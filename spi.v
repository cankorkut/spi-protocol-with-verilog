==> flow/design.v <==
module spi(
    input clk,
    input rst,
    input miso,
    output mosi,
    output sck,
    input start,
    input[7:0] data_in,
    output[7:0] data_out,
    output busy,
    output new_data,
    output reg [STATE_SIZE-1:0]state_q
  );
  parameter CLK_DIV = 2;
  localparam STATE_SIZE = 2;
  localparam IDLE = 2'd0,
    WAIT_HALF = 2'd1,
    TRANSFER = 2'd2;
  reg [STATE_SIZE-1:0] state_d;
  initial 
  begin
	state_q = 2'd0;
  end
  reg [7:0] data_d, data_q;
  reg [CLK_DIV-1:0] sck_d, sck_q;
  reg mosi_d, mosi_q;
  reg [2:0] ctr_d, ctr_q;
  reg new_data_d, new_data_q;
  reg [7:0] data_out_d, data_out_q;
  assign mosi = mosi_q;
  assign sck = (~sck_q[CLK_DIV-1]) & (state_q == TRANSFER);
  assign busy = state_q != IDLE;
  assign data_out = data_out_q;
  assign new_data = new_data_q;
  always @(*) begin
    sck_d = sck_q;
    data_d = data_q;
    mosi_d = mosi_q;
    ctr_d = ctr_q;
    new_data_d = 1'b0;
    data_out_d = data_out_q;
    state_d = state_q;
    case (state_q)
      IDLE: begin
        sck_d = 4'b0;               
        ctr_d = 3'b0;               
        if (start == 1'b1) begin    
          data_d = data_in;         
          state_d = WAIT_HALF;      
        end
      end
      WAIT_HALF: begin
        sck_d = sck_q + 1'b1;                   
        if (sck_q == {CLK_DIV-1{1'b1}}) begin   
          sck_d = 1'b0;                         
          state_d = TRANSFER;                   
        end
      end
      TRANSFER: begin
        sck_d = sck_q + 1'b1;                            
        if (sck_q == 4'b0000) begin                      
          mosi_d = data_q[7];                            
        end else if (sck_q == {CLK_DIV-1{1'b1}}) begin   
          data_d = {data_q[6:0], miso};                  
        end else if (sck_q == {CLK_DIV{1'b1}}) begin     
          ctr_d = ctr_q + 1'b1;                          
          if (ctr_q == 3'b111) begin                     
            state_d = IDLE;                              
            data_out_d = data_q;                         
            new_data_d = 1'b1;                           
          end
        end
      end
    endcase
  end
  always @(posedge clk) begin
    if (rst) begin
      ctr_q <= 3'b0;
      data_q <= 8'b0;
      sck_q <= 4'b0;
      mosi_q <= 1'b0;
      state_q <= IDLE;
      data_out_q <= 8'b0;
      new_data_q <= 1'b0;
    end else begin
      ctr_q <= ctr_d;
      data_q <= data_d;
      sck_q <= sck_d;
      mosi_q <= mosi_d;
      state_q <= state_d;
      data_out_q <= data_out_d;
      new_data_q <= new_data_d;
    end
  end
endmodule
; ---- From RTL to reports: spi
; Tool output for the design above, in the order of the flow.
; Lines are those of the file above, counted from 1.
; Library cell names are shortened.
; A cell with - has no value.
[design]
top_module = spi
clock = clk
library = sky130hd
lib_corner = tt_025C_1v80

; ---- Word-level counts
; Yosys after proc, flatten, opt, wreduce and memory -nomap, before mapping. Memory bits, and registers merged into a memory's read port (data or address), are not among the register bits. Print and check cells are not counted. Equal cells are merged and count once.
[bits]
reg_bits = 25
inputBits = 12
out_inout_bits = 14
wordCells = 56
[classes]
addsub = 2
eq_ne = 12
n_mux = 18
logic = 6
reduce_and_logical = 11
[op_table]
columns = operator, n
row1 = two-way mux 8 bit, 3
row2 = case mux 8 bit (select 2 bit), 1
row3 = two-way mux 2 bit, 7
row4 = case mux 2 bit (select 3 bit), 2
row5 = two-way mux 3 bit, 3
row6 = inequality test 2 bit (second input constant), 4
row7 = AND reduction 4 bit, 2
row8 = AND reduction 7 bit, 1
row9 = inequality test 2 x 1 -> 1 bit (second input constant), 3
row10 = case mux 3 bit (select 2 bit), 1
row11 = NOT 1 bit, 5
row12 = AND reduction 5 bit, 1
row13 = OR reduction 5 bit, 1
row14 = equality test 2 x 1 -> 1 bit (second input constant), 2
row15 = equality test 2 bit (second input constant), 2
row16 = logical NOT 2 bit, 2
row17 = nonzero test 2 bit, 2
row18 = adder 3 x 1 -> 3 bit (second input constant), 1
row19 = equality test 3 bit (second input constant), 1
row20 = nonzero test 3 bit, 1
row21 = adder 2 x 1 -> 2 bit (second input constant), 1
row22 = AND reduction 2 bit, 1
row23 = bitwise AND 1 bit, 1
row24 = two-way mux 1 bit, 1

; ---- Depth
; Longest topological path by Yosys (ltp), each cell counted once; first at word level (registers and memories cut), then after technology mapping (sequential cells cut; the memories' decode and read muxes count).
[logic_depth]
depth_word = 6
ABC_AREA = 0
ltp_mapped = 7
depth_no_buf = 5

; ---- Synthesis result
; Source: synth_stat.txt of the flow (Yosys; design flattened, memories mapped). It holds for the ABC_AREA given above (unset counts as 0); a run with the other value may have another netlist.
[types]
columns = type, n, area_total_um2
row1 = dfxtp_1, 25, 500.48
row2 = ha_1, 12, 150.144
row3 = mux2_2, 7, 78.826
row4 = a21oi_1, 11, 55.053
row5 = a31oi_1, 8, 50.048
row6 = mux2i_1, 5, 50.048
row7 = nor4_1, 8, 50.048
row8 = nor3_1, 9, 45.043
row9 = nand2b_1, 7, 43.792
row10 = nand3_1, 8, 40.038
row11 = o21ai_0, 8, 40.038
row12 = a2111oi_4, 1, 27.526
row13 = clkbuf_1, 7, 26.275
row14 = nor2b_1, 4, 25.024
row15 = mux2_1, 2, 22.522
row16 = nand3b_1, 3, 22.522
row17 = nand3b_4, 1, 20.019
row18 = inv_1, 5, 18.768
; Other cell types: 15; their cells: 22.
[mapped]
cells = 153
synth_area_um2 = 1421.4
sequential_area_um2 = 500.5
flip_flops = 25
n_buf = 10

; ---- Path before layout
; Source: OpenSTA report_checks on the synthesized netlist (no wires, ideal clock, input and output delay 20% of the period each), path of least setup slack; recovery checks are left aside. Register names are those of the netlist, which keeps one name where synthesis merged equal registers.
[synth_path]
kind = register to register
from = register state_q[0]
to = register state_q[0]
clock_period_ns = 2.09
setup_ns = 0.121
launch_ns = 0.000
arrival_ns = 1.726
t_required_ns = 1.969
slack_ns = 0.243
path_delay_ns = 1.847
driving_pins = 7
path_buffers = 1
period_less_setup_slack_ns = 1.847
; "path_delay_ns" is the arrival time less input delay plus setup time.
; "driving_pins" counts driving pins, that of a launching flip-flop among them; a cell with two outputs on the path counts twice.
; "period_less_setup_slack_ns" = period - worst setup slack (recovery checks aside). The figure is calculated, with input and output delays left at 20% of the set period.
; The rows between start and end are the longest chain of elaborated cells between them; the timing report does not say that the signal goes this way. Where chains are equally long, one stands for them.
; A line is the first line of the expression or statement that the cell stems from. Yosys adds cells for indexed reads and writes and turns some case tables into memories.
[synth_between]
cell_sequence = dfxtp_1 -> inv_1 -> ha_1 -> nor2b_4 -> buf_6 -> a2111oi_4 -> mux2_4
elab_chain_cells = 3
cells_between = 12
cone_classes = 8 x eq/ne; 1 x mux; 3 x reduce/logical
[synth_lines]
columns = item, line
row1 = "start, declared", 12  ; output reg [STATE_SIZE-1:0]state_q
row2 = "start, assigned", 82  ; state_q <= IDLE;
row3 = "start, assigned", 90  ; state_q <= state_d;
row4 = equality test 2 x 1 -> 1 bit, 43  ; case (state_q)
row5 = inequality test 2 bit, -
row6 = AND reduction 7 bit, -
row7 = "end, assigned", 82
row8 = "end, assigned", 90
row9 = "end, declared", 12

; ---- Path in the finished layout
; From the final timing report of run A: the path of least setup slack in the routed layout; clock arrival at registers is part of the times.
[layout_path]
kind = register to output
from = register state_q[0]
to = output busy
clock_period_ns = 3.34
output_delay_ns = 0.67
launch_ns = 0.27
arrival_ns = 1.71
t_required_ns = 2.67
slack_ns = 0.96
driving_pins = 5
path_buffers = 1
; The rows between start and end are the longest chain of elaborated cells between them; the timing report does not say that the signal goes this way. Where chains are equally long, one stands for them.
[layout_between]
cell_sequence = dfxtp_1 -> inv_1 -> ha_1 -> inv_1 -> clkdlybuf4s50_1
elab_chain_cells = 1
cells_between = 1
cone_lines = 1
cone_classes = 1 x reduce/logical
[layout_lines]
columns = item, line
row1 = "start, declared", 12  ; output reg [STATE_SIZE-1:0]state_q
row2 = "start, assigned", 82  ; state_q <= IDLE;
row3 = "start, assigned", 90  ; state_q <= state_d;
row4 = nonzero test 2 bit, 32  ; assign busy = state_q != IDLE;
row5 = "end, declared", 10  ; output busy,

; Below are 2 stored runs of the flow (Yosys, OpenROAD; platform sky130hd) on spi, each with its settings and what was measured, unordered. Constraints: input delay and output delay 20% of the set period each, output load 0.01 pF.
; "achievedPeriod_ns" is the run's clock period less its worst setup slack. It is reckoned from that one timing run; input and output delays stay at 20% of the period that was set.
; "worstPathTime_ns": the worst setup path's part of the clock period (all of it between registers, 20% less for each end at a port) less its slack. A launch clock that arrives late makes it longer, a capture clock that arrives late makes it shorter.
; "totalPower_uw": no workload was simulated; the value follows from the tool's default switching activity.

[run A: settings]
period_ns = 3.34
CORE_UTILIZATION = 31
SETUP_SLACK_MARGIN = 0.71
PLACE_DENSITY_LB_ADDON = 0.27
CORE_ASPECT_RATIO = 0.52
CORE_MARGIN = 9
CELL_PAD_IN_SITES_GLOBAL_PLACEMENT = 2
CELL_PAD_IN_SITES_DETAIL_PLACEMENT = 0
TNS_END_PERCENT = 65
MAX_ROUTING_LAYER = met5
CAP_MARGIN = 20
SLEW_MARGIN = 20
[run A: results]
post_route_util_pct = 40.7
worstPathTime_ns = 1.71
critical_path_kind = register to output
final_hold_ws_ns = 0.459
fin_ws_ns = 0.965
design_die_area_um2 = 7478.3
achievedPeriod_ns = 2.375
layout_stdcell_area_um2 = 1756.7
fin_tns_ns = 0.000
totalPower_uw = 1104
yosys.chip_area_um2 = 1421.4

[run B: settings]
period_ns = 1.53
CORE_UTILIZATION = 44
SETUP_SLACK_MARGIN = -0.05
PLACE_DENSITY_LB_ADDON = 0.24
CORE_MARGIN = 10
CELL_PAD_IN_SITES_DETAIL_PLACEMENT = 2
TNS_END_PERCENT = 90
GPL_ROUTABILITY_DRIVEN = 1
CAP_MARGIN = 10
SLEW_MARGIN = 25
[run B: results]
outcome = incomplete, placement halted on DPL-0033
